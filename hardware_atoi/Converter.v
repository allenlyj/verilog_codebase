==> flow/design.v <==
`timescale 1ns / 1ps
module Converter #(parameter INPUT_WIDTH = 8,
                   parameter OUTPUT_WIDTH = 32)(
    input[INPUT_WIDTH-1:0] data,
    input sop,
    input eop,
    input rst,
    input clk,
    output[OUTPUT_WIDTH-1:0] number,
    output valid,
    output error
    );
    localparam IDLE = 0;
    localparam WORKING = 1;
    localparam RESULT = 2;
    reg[INPUT_WIDTH-1:0] decimal_st1 = 0;
    reg[INPUT_WIDTH-1:0] base = 0;
    reg sop_st1 = 0;
    reg eop_st1 = 0;
    reg rst_sync = 0;
    reg err = 0;
    reg err_next;
    reg[OUTPUT_WIDTH-1:0] result;
    wire[OUTPUT_WIDTH-1:0] result_next;
    reg[1:0] state = IDLE;
    reg[1:0] state_next;
    always @(posedge clk or posedge rst)
        begin
            if (rst)
                rst_sync <= 1'b1;
            else
                rst_sync <= 1'b0;
        end
    always @(posedge clk or posedge rst_sync)
        begin
            if (rst_sync)
                begin
                    state <= IDLE;
                    sop_st1 <= 'b0;
                    eop_st1 <= 1'b0;
                    result <= 'd0;
                    err <= 1'b0;
                    base <= 'd0;
                    decimal_st1 <= 'd0;
                end
            else
                begin
                    state <= state_next;
                    result <= result_next;
                    sop_st1 <= sop;
                    eop_st1 <= eop;
                    err <= err_next;
                    if (sop)
                        decimal_st1 <= data;
                    else
                        decimal_st1 <= data - 48;
                    if (sop_st1)
                        base <= decimal_st1;
                end
        end
    always @(*)
        begin
            state_next = IDLE;
            case(state)
            IDLE: state_next = sop_st1?WORKING:IDLE;
            WORKING: state_next = eop_st1?RESULT:WORKING;
            RESULT: state_next = sop_st1?WORKING:IDLE;
            default: state_next = state;
            endcase
        end
    always @(*)
        begin
            err_next = err;
            if (state != WORKING)
                err_next = 'b0;
            else if (decimal_st1 >= base)
                err_next = 'b1;
            else
                err_next = err;
        end
    assign valid = (state==RESULT)?'b1:'b0;
    assign result_next = (state==WORKING)?result*base+decimal_st1:'d0;
    assign number = result;
    assign error = err;  
endmodule
======== From RTL to reports: Converter ========
What the tools print for Converter, step after step.
Line numbers count from 1 in the design file above.
Cell names lack the library's common part.
The mark - stands for no value.
inputs
  top ..................................... Converter
  clock ................................... clk
  library ................................. sky130hd
  timing corner ........................... tt_025C_1v80

======== Word level ========
Yosys after proc, flatten, opt, wreduce and memory -nomap, before mapping. Memory bits, and registers merged into a memory's read port (data or address), are not among the register bits. Print and check cells are not counted. Equal cells are merged and count once.
cells by class
  mux-type cells .......................... 8
  equality and inequality tests ........... 3
  $lt $le $gt $ge ......................... 1
  reductions and logical operators ........ 4
  multipliers ............................. 1
  add/sub/neg operators ................... 2
operators with widths
  kind                                            number
  multiplier 32 x 8 -> 32 bit                     1
  adder 32 x 8 -> 32 bit                          1
  two-way mux 32 bit                              1
  subtractor 8 x 6 -> 8 bit with constant B       1
  >= comparator 8 bit                             1
  two-way mux 8 bit                               1
  case mux 2 bit (select 2 bit)                   1
  two-way mux 1 bit                               4
  nonzero test 3 bit                              1
  equality test 2 x 1 -> 1 bit with constant B    1
  inequality test 2 x 1 -> 1 bit with constant B  1
  equality test 2 bit with constant B             1
  zero test 2 bit                                 1
  nonzero test 2 bit                              1
  OR reduction 2 bit                              1
  two-way mux 2 bit                               1
word-level totals
  input port bits ......................... 12
  flip-flop bits (word level) ............. 54

======== Longest topological paths ========
Depth = most cells in a row (Yosys ltp): at word level without a register or memory, in the mapped netlist without a sequential cell, where the memories' decode and read muxes count.
depth
  depth in word-level cells ............... 3
  ABC_AREA ................................ 0
  gate-level depth with buffers ........... 20
  gate-level depth less buffers ........... 18

======== After synthesis ========
Yosys stat after the flow's synthesis: flattened, memories mapped to cells. It holds for the ABC_AREA given above (unset counts as 0); a run with the other value may have another netlist.
cells by type
  cell type  number  total area (µm²)
  fa_1       163     3263.13
  dfrtp_1    53      1.33E+03
  and2_1     190     1188.64
  inv_1      245     919.632
  ha_1       73      913.376
  nand2_1    70      262.752
  xnor2_1    24      210.202
  nor2_1     39      146.39
  xor2_1     15      131.376
  o21ai_0    22      110.106
  a21oi_1    20      100.096
  clkbuf_1   25      93.84
  a211oi_1   10      75.072
  a21o_1     9       67.565
  nand3_1    8       40.038
  o21a_1     5       37.536
  nand2b_1   5       31.28
  o31ai_1    4       30.029
Not listed: further types 25, cells in them 40.
synthesis totals
  mapped cells ............................ 1020
  sequential area ......................... 1352.5 µm²
  flip-flop cells ......................... 54
  synthesis area .......................... 9275.1 µm²

======== Timing after synthesis ========
OpenSTA on the mapped netlist: ideal clock, no wires. The path of least setup slack (recovery checks aside). Input and output delay are each 20% of the period. Register names are those of the netlist, which keeps one name where synthesis merged equal registers.
timing path after synthesis
  path kind ............................... reg-to-reg
  start point ............................. reg base[3]
  end point ............................... reg result[28]
  slack ................................... 0.060 ns
  delay of the path ....................... 5.001 ns
  stages .................................. 19
  period .................................. 5.06 ns
  launch time at the first pin ............ 0.000 ns
  setup time .............................. 0.078 ns
  arrival time ............................ 4.923 ns
  data required time ...................... 4.982 ns
  synthesis period reached ................ 5.0 ns
"delay of the path" is the arrival time less input delay plus setup time.
"stages" counts driving pins, that of a launching flip-flop among them; a cell with two outputs on the path counts twice.
"synthesis period reached" is the clock period less the worst setup slack; recovery checks do not enter. This is arithmetic on one report: input and output delays are still those of the set period (20% each).
The rows between start and end are the longest chain of elaborated cells between them; the timing report does not say that the signal goes this way. Where chains are equally long, one stands for them.
A line is the first line of the expression or statement that the cell stems from. Yosys adds cells for indexed reads and writes and turns some case tables into memories.
on the way, after synthesis
  path through ............................ dfrtp_1 -> clkbuf_1 -> clkbuf_1 -> and2_1 -> fa_1 -> fa_1 -> fa_1 -> inv_1 -> fa_1 -> inv_1 -> ha_1 -> a2111oi_2 -> o21ai_1 -> a22o_1 -> a311oi_4 -> nor3_2 -> o31a_1 -> or3_1 -> a21oi_1
  cells in the longest elaborated chain ... 3
  elaborated cells between the ends (all ways) .. 3
  source lines of those cells ............. 1
  those cells by class .................... add/sub: 1; mul: 1; mux: 1
ends and longest elaborated chain, after synthesis
  element                      RTL line  RTL
  from (decl)                  17        reg[INPUT_WIDTH-1:0] base = 0;
  from (assign)                43        base <= 'd0;
  from (assign)                58        base <= decimal_st1;
  multiplier 32 x 8 -> 32 bit  82        assign result_next = (state==WORKING)?result*base+decimal_st1:'d0;
  adder 32 x 8 -> 32 bit       82
  two-way mux 32 bit           82
  to (assign)                  41        result <= 'd0;
  to (assign)                  49        result <= result_next;
  to (decl)                    23        reg[OUTPUT_WIDTH-1:0] result;

======== Timing after layout ========
From the final timing report of job 1: the path of least setup slack in the routed layout; clock arrival at registers is part of the times.
timing path after layout
  path kind ............................... reg-to-reg
  start point ............................. reg base[4]
  end point ............................... reg result[30]
  data required time ...................... 4.25 ns
  setup time .............................. 0.14 ns
  period .................................. 4.08 ns
  stages .................................. 20
  slack ................................... -1.02 ns
  launch time at the first pin ............ 0.31 ns
  arrival time ............................ 5.26 ns
The rows between start and end are the longest chain of elaborated cells between them; the timing report does not say that the signal goes this way. Where chains are equally long, one stands for them.
on the way, after layout
  path through ............................ dfrtp_1 -> clkbuf_16 -> clkbuf_16 -> nand2_1 -> fa_1 -> fa_1 -> inv_1 -> fa_1 -> inv_1 -> fa_1 -> inv_1 -> ha_4 -> o211ai_1 -> a211oi_2 -> a22o_2 -> a311oi_4 -> nor3_4 -> o41ai_2 -> xor2_1 -> nor2_2
  cells in the longest elaborated chain ... 3
  elaborated cells between the ends (all ways) .. 3
  source lines of those cells ............. 1
  those cells by class .................... add/sub: 1; mul: 1; mux: 1
ends and longest elaborated chain, after layout
  element                      RTL line  RTL
  from (decl)                  17        reg[INPUT_WIDTH-1:0] base = 0;
  from (assign)                43        base <= 'd0;
  from (assign)                58        base <= decimal_st1;
  multiplier 32 x 8 -> 32 bit  82        assign result_next = (state==WORKING)?result*base+decimal_st1:'d0;
  adder 32 x 8 -> 32 bit       82
  two-way mux 32 bit           82
  to (assign)                  41        result <= 'd0;
  to (assign)                  49        result <= result_next;
  to (decl)                    23        reg[OUTPUT_WIDTH-1:0] result;

## Implementation results

Measured data: module Converter, platform sky130hd, 2 stored runs of the flow under differing settings, order arbitrary. Input and output delays are each 20% of the period that was set; the output load is 0.01 pF.
"achieved clock period (ns)" is the run's clock period less its worst setup slack. It is reckoned from that one timing run; input and output delays stay at 20% of the period that was set.
"worst setup path time (ns)" means the part of the period allowed to the worst setup path (the constraints hold back 20% at inputs and 20% at outputs) less its slack; where the path has registers, the arrival times of their clocks count too.
"finish__power__total" is the tool's figure for a default switching activity; nothing was simulated.

Flow files of job 1
==> flow/run.sh <==
#!/bin/bash
# the make line also repeats the synthesis and layout settings of config.mk as NAME=value (left out here)
make -C /OpenROAD-flow-scripts/flow DESIGN_CONFIG=/design/flow/config.mk WORK_HOME=/design/flow/orfs CLKGATE_MAP_FILE= finish
==> flow/config.mk <==
export PLATFORM = sky130hd
export DESIGN_NAME = Converter
export DESIGN_NICKNAME = Converter
export VERILOG_FILES = /design/flow/design.v
export SDC_FILE = /design/flow/constraint.sdc
export NUM_CORES = 4
export LEC_CHECK = 0
export CAP_MARGIN = 20
export CORE_ASPECT_RATIO = 0.7
export CORE_MARGIN = 2
export CORE_UTILIZATION = 16
export CTS_CLUSTER_DIAMETER = 228
export GPL_TIMING_DRIVEN = 0
export MAX_ROUTING_LAYER = met5
export PLACE_DENSITY = 0.38
export SETUP_SLACK_MARGIN = 0.56
export SLEW_MARGIN = 20
export TNS_END_PERCENT = 25
==> flow/constraint.sdc <==
create_clock -name core_clock -period 4.08 [get_ports {clk}]
set_input_delay 0.8160 -clock core_clock [delete_from_list [all_inputs] [get_ports {clk}]]
set_output_delay 0.8160 -clock core_clock [all_outputs]
set_load 0.01 [all_outputs]

report of job 1
yosys chip area after synthesis (um^2): 9275.1
finish__design__die__area: 59942.3
finish__design__instance__area__stdcell: 11930.2
finish__design__instance__utilization: 0.2093
finish__timing__setup__ws: -1.017
finish__timing__setup__tns: -13.106
finish__timing__hold__ws: 0.195
finish__power__total: 7.245e-03
achieved clock period (ns): 5.097
worst setup path time (ns): 5.10
worst setup path kind: reg-to-reg

Flow files of job 2
==> flow/run.sh <==
#!/bin/bash
# the make line also repeats the synthesis and layout settings of config.mk as NAME=value (left out here)
make -C /OpenROAD-flow-scripts/flow DESIGN_CONFIG=/design/flow/config.mk WORK_HOME=/design/flow/orfs CLKGATE_MAP_FILE= finish
==> flow/config.mk <==
export PLATFORM = sky130hd
export DESIGN_NAME = Converter
export DESIGN_NICKNAME = Converter
export VERILOG_FILES = /design/flow/design.v
export SDC_FILE = /design/flow/constraint.sdc
export NUM_CORES = 4
export LEC_CHECK = 0
export CAP_MARGIN = 0
export CORE_ASPECT_RATIO = 0.99
export CORE_MARGIN = 2
export CORE_UTILIZATION = 23
export CTS_CLUSTER_DIAMETER = 236
export GPL_ROUTABILITY_DRIVEN = 0
export HOLD_SLACK_MARGIN = 0.26
export MAX_ROUTING_LAYER = met5
export PLACE_DENSITY = 0.44
export SETUP_SLACK_MARGIN = -0.07
export SLEW_MARGIN = 25
==> flow/constraint.sdc <==
create_clock -name core_clock -period 3.93 [get_ports {clk}]
set_input_delay 0.7860 -clock core_clock [delete_from_list [all_inputs] [get_ports {clk}]]
set_output_delay 0.7860 -clock core_clock [all_outputs]
set_load 0.01 [all_outputs]

report of job 2
yosys chip area after synthesis (um^2): 9275.1
finish__design__die__area: 41949.2
finish__design__instance__area__stdcell: 12632.1
finish__design__instance__utilization: 0.3158
finish__timing__setup__ws: -0.973
finish__timing__setup__tns: -14.771
finish__timing__hold__ws: 0.413
finish__power__total: 8.599e-03
achieved clock period (ns): 4.903
worst setup path time (ns): 4.90
worst setup path kind: reg-to-reg
